==> flow/design.v <==
module myloopcut #(
    parameter DW = 32,
    parameter NAME = "myloopcut"
)(
    input clk,
    input rst,
    input  i_vld,
    output i_rdy,
    input [DW-1 : 0] data_i,
    output o_vld,
    input  o_rdy,
    output [DW-1 : 0] data_o
);
reg_rs #(1, 0) rdy_inst (clk, rst, o_rdy, i_rdy);
wire vld_r;
wire [DW-1 : 0] data_r;
wire open_buf = ~o_rdy & i_rdy;
wire clr_buf  =  o_rdy & ~i_rdy;
reg_enrs #(DW+1, 0, NAME) payload_buf (clk, rst, open_buf, {i_vld, data_i}, {vld_r, data_r});
wire recovery;
reg_enrs #(1, 0, NAME)  cnt_inst  (clk, rst, open_buf | clr_buf, (open_buf ? 1'b1 : 1'b0), recovery);
assign o_vld  = recovery ? vld_r  : i_vld;
assign data_o = recovery ? data_r : data_i;
endmodule
module reg_enrs #(
    parameter DW = 1, 
    parameter RESET_VAL = 0,
    parameter REG_NAME = "reg_enrs"
) (
    input clk,
    input rst_n,
    input en,
    input [DW-1:0] data_i,
    output reg [DW-1:0] data_o
);
    always @(posedge clk) begin
        if (~rst_n) data_o <= RESET_VAL;
        else if (en) data_o <= data_i;
    end
endmodule
module reg_rs #(
    parameter DW = 1, 
    parameter RESET_VAL = 0 
) (
    input clk,
    input rst_n,
    input [DW-1:0] data_i,
    output reg [DW-1:0] data_o
);
    always @(posedge clk) begin
        if (~rst_n) data_o <= RESET_VAL;
        else data_o <= data_i;
    end
endmodule
Reports on myloopcut. Tool output for the design above, in the order of the flow. Lines are those of the file above, counted from 1. Library cell names are shortened. Not given: -

Design top: myloopcut. Clock: clk. Library: sky130hd. Timing corner: tt_025C_1v80.

Elaborated design. Counts by Yosys on the flattened word-level netlist (proc, flatten, opt, wreduce; memories kept). Register bits leave out memories and registers merged into their read ports (data or address); mux counts leave out enables and synchronous resets folded into registers. Print and check cells are left out. Cells with the same type and inputs are merged into one.

The figure for bits in registers is 35. For input port bits the number is 36. The figure for output and inout bits is 34. For elaborated cells the number is 11.

Mux-type cells: 3. For bitwise logic cells the number is 5.

Operators with widths (number): 2-to-1 mux 32 bit (1); bitwise AND 1 bit (2); inverter 1 bit (2); 2-to-1 mux 1 bit (2); OR 1 bit (1).

Logic depth. Yosys ltp: most cells in a row. Word level: on the elaborated netlist, between registers, memories and ports. Mapped: between sequential cells and ports; inverters and the memories' decode and read muxes count.

For word-level depth the number is 3. The figure for ABC_AREA is 1. The figure for depth in mapped cells is 6. Under mapped depth without buffers stands 5.

After synthesis. Source: synth_stat.txt of the flow (Yosys; design flattened, memories mapped). It holds for the ABC_AREA given above (unset counts as 0); a run with the other value may have another netlist. The area totals of this step are shown rounded.

Cell types: dfxtp_1 (number 35, area in all 700.672 um2); nand2_1 (number 102, area in all 382.867 um2); nor2_1 (number 68, area in all 255.245 um2); o21ai_0 (number 33, area in all 165.158 um2); inv_1 (number 36, area in all 135.13 um2); buf_2 (number 11, area in all 55.053 um2); buf_4 (number 4, area in all 30.029 um2); ha_1 (number 1, area in all 12.512 um2); clkbuf_1 (number 3, area in all 11.261 um2).

For cells in the netlist the number is 293. For synthesis area the number is 1750 um2. Under flip-flops stands 35.

Timing after synthesis. OpenSTA on the mapped netlist: ideal clock, no wires. The path of least setup slack (recovery checks aside). Input and output delay are each 20% of the period. Register names are those of the netlist, which keeps one name where synthesis merged equal registers.

Path kind: flip-flop to output port. Start point: register cnt_inst.data_o. End point: output port data_o[25]. The entry for period reads 1.27 ns. External output delay: 0.254 ns. The figure for arrival is 0.863 ns. The figure for setup slack is 0.153 ns. For delay of the path the number is 0.863 ns. Stages on the path: 5. Under buffers on the path stands 2. The figure for synthesis period reached is 1.117 ns.

"delay of the path" is the arrival time less input delay plus setup time. At an output port there is no setup time. "stages on the path" counts driving pins, that of a launching flip-flop among them; a cell with two outputs on the path counts twice. "synthesis period reached" = period - worst setup slack (recovery checks aside). The figure is calculated, with input and output delays left at 20% of the set period. The rows between start and end are the longest chain of elaborated cells between them; the timing report does not say that the signal goes this way. Where chains are equally long, one stands for them. A line is the first line of the expression or statement that the cell stems from. Yosys adds cells for indexed reads and writes and turns some case tables into memories.

Cell sequence: dfxtp_1 -> buf_2 -> buf_2 -> nand2_1 -> o21ai_0. The entry for cells in the longest elaborated chain reads 1. The entry for elaborated cells between the ends (all ways) reads 1. For RTL lines with such cells the number is 1. Classes of those cells: mux (1).

Ends and longest elaborated chain, after synthesis: start, declared (line 34) `output reg [DW-1:0] data_o`; start, assigned (line 37) `if (~rst_n) data_o <= RESET_VAL;`; start, assigned (line 38) `else if (en) data_o <= data_i;`; 2-to-1 mux 32 bit (line 23) `assign data_o = recovery ? data_r : data_i;`; end, declared (line 12) `output [DW-1 : 0] data_o`.

Appendix: runs

Record of 2 stored runs of the RTL-to-layout flow on myloopcut, platform sky130hd. The runs are unordered. Constraints: input delay and output delay 20% of the set period each, output load 0.01 pF.

Record 1 has these settings: period_ns 1.13; CORE_UTILIZATION 53; PLACE_DENSITY 0.8; CORE_ASPECT_RATIO 0.87; CORE_MARGIN 6; CELL_PAD_IN_SITES_DETAIL_PLACEMENT 1; TNS_END_PERCENT 50; ABC_AREA 1; CTS_CLUSTER_SIZE 74; CAP_MARGIN 10; MAX_ROUTING_LAYER met5; SLEW_MARGIN 20. Outcome: unfinished; error DPL-0033 in placement.

Record 2 has these settings: period_ns 0.906; CORE_UTILIZATION 70; SETUP_SLACK_MARGIN 0.02; PLACE_DENSITY_LB_ADDON 0.2; CORE_ASPECT_RATIO 1.44; CORE_MARGIN 7; CELL_PAD_IN_SITES_GLOBAL_PLACEMENT 0; TNS_END_PERCENT 95; ABC_AREA 0; CAP_MARGIN 40; SLEW_MARGIN 25. Outcome: unfinished; error FLW-0024 in placement.
